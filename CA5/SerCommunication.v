==> flow/design.v <==
`timescale 1ns/1ns
module Counter_3(input wire [2:0] PI, input wire clk, rst, ci, cen, iz, output reg [2:0] PO, output wire co);
    assign lden = iz || co;
    always @(posedge clk, posedge rst) begin
        if (rst) PO <= 3'd0;
        else if (lden) PO <= PI;
        else if (cen) PO <= PO + ci;
    end
    assign co = &PO;
endmodule
`timescale 1ns/1ns
module s10000001detector(input wire clk, rst, J, output wire Y);
    parameter[2:0] Idle = 0, Seen1 = 1, Count = 2, Done = 3;
    reg [2:0] PS, NS;
    reg detected1, iz_cntr;
    wire done_cnt;
    reg [2:0] init_val = 3'b010;
    wire [2:0] cnt_val; 
    Counter_3 cntr(.PI(init_val), .clk(clk), .rst(rst), .ci(~J), .cen(detected1), .iz(iz_cntr), .PO(cnt_val), .co(done_cnt));
    always @(PS, NS, J, done_cnt) begin
        NS = Idle;
        {detected1, iz_cntr} = 2'b00;
        case (PS)
            Idle: begin NS = J ? Seen1 : Idle; end
            Seen1: begin NS = J ? Seen1 : Count; iz_cntr = 1'b1; end
            Count: begin
                detected1 = 1'b1;
                if (done_cnt && J) NS = Done; 
                else if (J) NS = Seen1; 
                else NS = Count;
            end
            Done: NS = J ? Seen1 : Count;
            default: NS = Idle;
        endcase
    end
    always @(posedge clk, posedge rst) begin
        if (rst) PS <= Idle;
        else PS <= NS;
    end
    assign Y = (PS == Done) ? 1'b1 : 1'b0;
endmodule
`timescale 1ns/1ns
module Counter_8(input wire [6:0] PI, input wire clk, rst, ci, cen, iz, output reg [6:0] PO, output wire co);
    assign lden = iz || co;
    always @(posedge clk, posedge rst) begin
        if (rst) PO <= 3'd0;
        else if (lden) PO <= PI;
        else if (cen) PO <= PO + ci;
    end
    assign co = &PO;
endmodule
`timescale 1ns/1ns
module SerCommunication(input wire clk, rst, RcIn, output wire txOut, txValid, txAbort);
    wire startSeen, detectorOut;
    wire start = detectorOut && ~startSeen, abort = detectorOut && startSeen;
    wire selectedRcIn = startSeen ? RcIn : ~RcIn;
    Transmitter transmitter(.clk(clk), .rst(rst), .RcIn(RcIn), 
    .start(start), .abort(abort), .startSeen(startSeen), 
    .txOut(txOut), .txAbort(txAbort), .txValid(txValid));
    s10000001detector seqDetector(.clk(clk), .rst(rst), 
    .J(selectedRcIn), .Y(detectorOut));
endmodule
`timescale 1ns/1ns
module Transmitter(input wire clk, rst, RcIn, start, abort, output reg txOut, txValid, txAbort, startSeen);
    parameter[1:0] Idle = 0, Count97 = 1, Done = 2;
    reg [1:0] PS, NS;
    reg [6:0] init_val = 7'b0011111;
    wire [6:0] cnt_val;
    reg izc;
    wire ld;
    wire co;
    assign ld = izc || co;
    Counter_8 cntr(.PI(init_val), .clk(clk), .rst(rst), .ci(1'b1), .cen(startSeen), .iz(ld), .PO(cnt_val), .co(co));
    always @(PS, NS, start, abort, co, RcIn) begin
        NS = Idle;
        {izc, txOut, txValid, txAbort, startSeen} = 5'b0;
        case (PS)
            Idle: begin 
                NS = start ? Count97 : Idle; 
                izc = 1'b1; 
                txOut = 1'b1;
            end
            Count97: begin
                if (co) begin
                    NS = Done;
                end
                else if (abort) begin 
                    NS = Idle; 
                    txAbort = 1'b1; 
                end 
                else begin
                    NS = Count97;
                    txOut = RcIn;
                    txValid = 1'b1;
                end
                startSeen = 1'b1;
            end
            Done: NS = Idle;
            default: NS = Idle;
        endcase
    end
    always @(posedge clk, posedge rst) begin
        if (rst) PS <= Idle;
        else PS <= NS;
    end
endmodule
Step by step through the tools: SerCommunication --
Tool output for the design above, in the order of the flow. Lines are those of the file above, counted from 1. Operators carry their Yosys type and port widths (W data, S select, Z words). Not given: n/a
Inputs: top SerCommunication, clock port clk, library sky130hd, library corner tt_025C_1v80

Elaborated design --
Source: Yosys, flattened and elaborated, memories not mapped. Widths are those after wreduce. Registers that Yosys merges into a memory's read port (data or address) are not register bits. Print and check cells do not count.
Storage and ports: register bits after elaboration 15, latch bits 0, bits in writable memories 0, ROM bits 0, word width x clocked read ports 0, memories 0, output and inout port bits 3, word-level cells 53
Cells by class: add/sub/neg operators 2, multiply operators 0, div/mod/pow operators 0, order comparisons 0, eq/ne operators 4, shift-type cells 0, mux-type cells 27, bitwise gates (word level) 3, reduce/logical cells 13
Operator list (number):
- $mux W1 | 17
- $mux W7 | 2
- $pmux W3 S3 | 1
- $mux W3 | 3
- $add A7 B1 Y7 const B | 1
- $reduce_and A7 Y1 | 1
- $eq A3 B2 Y1 const B | 2
- $reduce_bool A2 Y1 | 2
- $pmux W2 S2 | 1
- $mux W2 | 2
- $logic_and A1 B1 Y1 | 3
- $logic_or A1 B1 Y1 | 3
- $not A1 Y1 | 3
- $add A3 B1 Y3 | 1
- $eq A3 B1 Y1 const B | 1
- $logic_not A3 Y1 | 1
- $reduce_and A3 Y1 | 1
- $eq A2 B1 Y1 const B | 1
- $logic_not A2 Y1 | 1
- $reduce_or A2 Y1 | 1
- $pmux W1 S2 | 1

Longest topological paths --
Yosys ltp: most cells in a row. Word level: on the elaborated netlist, between registers, memories and ports. Mapped: between sequential cells and ports; inverters and the memories' decode and read muxes count.
Depth: depth after elaboration 7, ABC_AREA 0, depth in mapped cells 7, gate-level depth less buffers 6

Mapped cells and area --
Source: synth_stat.txt of the flow (Yosys; design flattened, memories mapped). It holds for the ABC_AREA given above (unset counts as 0); a run with the other value may have another netlist.
Cells by type:
- sky130_fd_sc_hd__dfrtp_1 | number 15, area in all 375.36 sq um
- sky130_fd_sc_hd__dfstp_2 | number 2, area in all 52.55 sq um
- sky130_fd_sc_hd__ha_1 | number 3, area in all 37.536 sq um
- sky130_fd_sc_hd__and3_1 | number 5, area in all 31.28 sq um
- sky130_fd_sc_hd__mux2i_1 | number 3, area in all 30.029 sq um
- sky130_fd_sc_hd__nand2_1 | number 8, area in all 30.029 sq um
- sky130_fd_sc_hd__xor2_1 | number 3, area in all 26.275 sq um
- sky130_fd_sc_hd__a21oi_1 | number 5, area in all 25.024 sq um
- sky130_fd_sc_hd__nor3_1 | number 5, area in all 25.024 sq um
- sky130_fd_sc_hd__xor2_2 | number 1, area in all 16.266 sq um
- sky130_fd_sc_hd__and2_1 | number 2, area in all 12.512 sq um
- sky130_fd_sc_hd__nand2b_1 | number 2, area in all 12.512 sq um
- sky130_fd_sc_hd__nand4_2 | number 1, area in all 12.512 sq um
- sky130_fd_sc_hd__buf_6 | number 1, area in all 11.261 sq um
- sky130_fd_sc_hd__inv_1 | number 3, area in all 11.261 sq um
- sky130_fd_sc_hd__o21ai_0 | number 2, area in all 10.01 sq um
- sky130_fd_sc_hd__a211o_1 | number 1, area in all 8.758 sq um
- sky130_fd_sc_hd__a21oi_2 | number 1, area in all 8.758 sq um
Other cell types: 8; their cells: 9.
Synthesis totals: cells in the netlist 72, chip area (Yosys) 0.0007945 sq mm, flip-flop cells 17
The figures by module come from a second, unflattened synthesis with its own total; it is not the netlist above.
Unflattened totals: cell total of the unflattened synthesis 90, area (unflattened synthesis) 0.000991 sq mm
Rows give one instance, submodules left out.
Modules:
- Counter_8 | instances 1, cells 41, area 0.0004705 sq mm, seq. area 0.0001752 sq mm
- Counter_3 | instances 1, cells 18, area 0.0001914 sq mm, seq. area 0.0000751 sq mm
- s10000001detector | instances 1, cells 14, area 0.0001564 sq mm, seq. area 0.0001013 sq mm
- Transmitter | instances 1, cells 14, area 0.0001501 sq mm, seq. area 0.0000763 sq mm
- SerCommunication | instances 1, cells 3, area 0.0000225 sq mm, seq. area 0 sq mm

Path before layout --
Path of least setup slack by OpenSTA after synthesis, without wires, with an ideal clock, recovery checks aside; 20% of the period is set as input and as output delay. Where synthesis merged equal registers, the netlist keeps one of their names.
Timing after synthesis: path kind flip-flop to output port, start point register transmitter.cntr.PO[0], end point output port txOut, period 2.68 ns, launch time at the first pin 0.000 ns, data arrival time 1.321 ns, required time 2.144 ns, path slack 0.823 ns, path delay 1.321 ns, stages on the path 5, synthesis period reached 1.857 ns
"path delay" = arrival - input delay + setup time. At an output port there is no setup time. "stages on the path": output pins that drive a net of the path, with the launching flip-flop's if there is one; two outputs of one cell count as two. "synthesis period reached" = period - worst setup slack (recovery checks aside). The figure is calculated, with input and output delays left at 20% of the set period. The rows between start and end are the longest chain of elaborated cells between them; the timing report does not say that the signal goes this way. Where chains are equally long, one stands for them. A line is the first line of the expression or statement that the cell stems from. Yosys adds cells for indexed reads and writes and turns some case tables into memories. A register here has more assigning lines than the two given.
On the way, after synthesis: path through sky130_fd_sc_hd__dfrtp_1 > sky130_fd_sc_hd__ha_1 > sky130_fd_sc_hd__and3_1 > sky130_fd_sc_hd__a21oi_1 > sky130_fd_sc_hd__a21o_1, length of the longest elaborated chain 3
RTL lines, path after synthesis:
- start: declaration | RTL line 43 | module Counter_8(input wire [6:0] PI, input wire clk, rst, ci, cen, iz, output reg [6:0] PO, output wire co);
- start: assignment | RTL line 46 | if (rst) PO <= 3'd0;
- start: assignment | RTL line 48 | else if (cen) PO <= PO + ci;
- $reduce_and A7 Y1 | RTL line 50 | assign co = &PO;
- $mux W1 | RTL line 84 | if (co) begin
- $pmux W1 S2 | RTL line 77 | case (PS)
- end: declaration | RTL line 53 | module SerCommunication(input wire clk, rst, RcIn, output wire txOut, txValid, txAbort);
Nets of the timed path that keep an RTL name, with a line that drives or declares them; the list need not be complete.
Named nets, after synthesis (RTL line):
- txValid | 77

Worst path after layout --
Path of least setup slack in the final report of job 1 (OpenROAD, finished layout, wires in). Where an end is a register, its clock arrival counts in the times.
Timing after layout: path kind flip-flop to output port, start point register transmitter.cntr.PO[1], end point output port txOut, period 1.06 ns, launch time at the first pin 0.31 ns, data arrival time 1.43 ns, required time 0.85 ns, path slack -0.58 ns, stages on the path 6
The rows between start and end are the longest chain of elaborated cells between them; the timing report does not say that the signal goes this way. Where chains are equally long, one stands for them. A register here has more assigning lines than the two given.
On the way, after layout: path through sky130_fd_sc_hd__dfrtp_1 > sky130_fd_sc_hd__ha_2 > sky130_fd_sc_hd__and3_4 > sky130_fd_sc_hd__a21oi_4 > sky130_fd_sc_hd__a21o_1 > sky130_fd_sc_hd__buf_2, length of the longest elaborated chain 3
RTL lines, path after layout:
- start: declaration | RTL line 43 | module Counter_8(input wire [6:0] PI, input wire clk, rst, ci, cen, iz, output reg [6:0] PO, output wire co);
- start: assignment | RTL line 46 | if (rst) PO <= 3'd0;
- start: assignment | RTL line 48 | else if (cen) PO <= PO + ci;
- $reduce_and A7 Y1 | RTL line 50 | assign co = &PO;
- $mux W1 | RTL line 84 | if (co) begin
- $pmux W1 S2 | RTL line 77 | case (PS)
- end: declaration | RTL line 53 | module SerCommunication(input wire clk, rst, RcIn, output wire txOut, txValid, txAbort);

Measured data: module SerCommunication, platform sky130hd, 2 stored runs of the flow under differing settings, order arbitrary. Input and output delays are each 20% of the period that was set; the output load is 0.01 pF.
"period achieved": clock period set for the run, less the worst setup slack. It is reckoned from that one timing run; input and output delays stay at 20% of the period that was set.
"time on the worst setup path" is the time allowed to the run's worst setup path (the clock period less input and output delay, where it has them) less its slack. Clock arrival times count: a late capture clock shortens it, a late launch clock lengthens it.
"power consumption": no workload was simulated; the value follows from the tool's default switching activity.

[job 1] flow files
==> flow/run.sh <==
#!/bin/bash
# the make line also repeats the synthesis and layout settings of config.mk as NAME=value (left out here)
make -C /OpenROAD-flow-scripts/flow DESIGN_CONFIG=/design/flow/config.mk WORK_HOME=/design/flow/orfs CLKGATE_MAP_FILE= finish
==> flow/config.mk <==
export PLATFORM = sky130hd
export DESIGN_NAME = SerCommunication
export DESIGN_NICKNAME = SerCommunication
export VERILOG_FILES = /design/flow/design.v
export SDC_FILE = /design/flow/constraint.sdc
export NUM_CORES = 4
export LEC_CHECK = 0
export CAP_MARGIN = 40
export CELL_PAD_IN_SITES_DETAIL_PLACEMENT = 0
export CELL_PAD_IN_SITES_GLOBAL_PLACEMENT = 2
export CORE_ASPECT_RATIO = 0.69
export CORE_MARGIN = 2
export CORE_UTILIZATION = 45
export CTS_CLUSTER_DIAMETER = 368
export CTS_CLUSTER_SIZE = 48
export GPL_ROUTABILITY_DRIVEN = 0
export MAX_ROUTING_LAYER = met4
export MIN_ROUTING_LAYER = met2
export SETUP_SLACK_MARGIN = 0.01
export SLEW_MARGIN = 0
export TNS_END_PERCENT = 30
==> flow/constraint.sdc <==
create_clock -name core_clock -period 1.06 [get_ports {clk}]
set_input_delay 0.2120 -clock core_clock [delete_from_list [all_inputs] [get_ports {clk}]]
set_output_delay 0.2120 -clock core_clock [all_outputs]
set_load 0.01 [all_outputs]

[job 1] result: time on the worst setup path 1.43 ns; worst path kind flip-flop to output port; std-cell area (final layout) 0.0011699 sq mm; period achieved 1.639 ns; smallest setup slack -0.579 ns; full die area 0.0021236 sq mm; utilization after layout 71.5 %; total negative slack on setup checks -6.954 ns; chip area after synthesis (Yosys) 0.0007945 sq mm; power consumption 0.001119 W

[job 2] flow files
==> flow/run.sh <==
#!/bin/bash
# the make line also repeats the synthesis and layout settings of config.mk as NAME=value (left out here)
make -C /OpenROAD-flow-scripts/flow DESIGN_CONFIG=/design/flow/config.mk WORK_HOME=/design/flow/orfs CLKGATE_MAP_FILE= finish
==> flow/config.mk <==
export PLATFORM = sky130hd
export DESIGN_NAME = SerCommunication
export DESIGN_NICKNAME = SerCommunication
export VERILOG_FILES = /design/flow/design.v
export SDC_FILE = /design/flow/constraint.sdc
export NUM_CORES = 4
export LEC_CHECK = 0
export CAP_MARGIN = 20
export CORE_MARGIN = 2
export CORE_UTILIZATION = 63
export CTS_CLUSTER_DIAMETER = 143
export MIN_ROUTING_LAYER = met1
export PLACE_DENSITY_LB_ADDON = 0.01
export SLEW_MARGIN = 35
export TNS_END_PERCENT = 5
==> flow/constraint.sdc <==
create_clock -name core_clock -period 3.0 [get_ports {clk}]
set_input_delay 0.6000 -clock core_clock [delete_from_list [all_inputs] [get_ports {clk}]]
set_output_delay 0.6000 -clock core_clock [all_outputs]
set_load 0.01 [all_outputs]

[job 2] result: time on the worst setup path 2.09 ns; worst path kind flip-flop to output port; std-cell area (final layout) 0.0008771 sq mm; period achieved 2.690 ns; smallest setup slack 0.310 ns; full die area 0.001561 sq mm; utilization after layout 76.9 %; total negative slack on setup checks 0.000 ns; chip area after synthesis (Yosys) 0.0007945 sq mm; power consumption 0.0003711 W
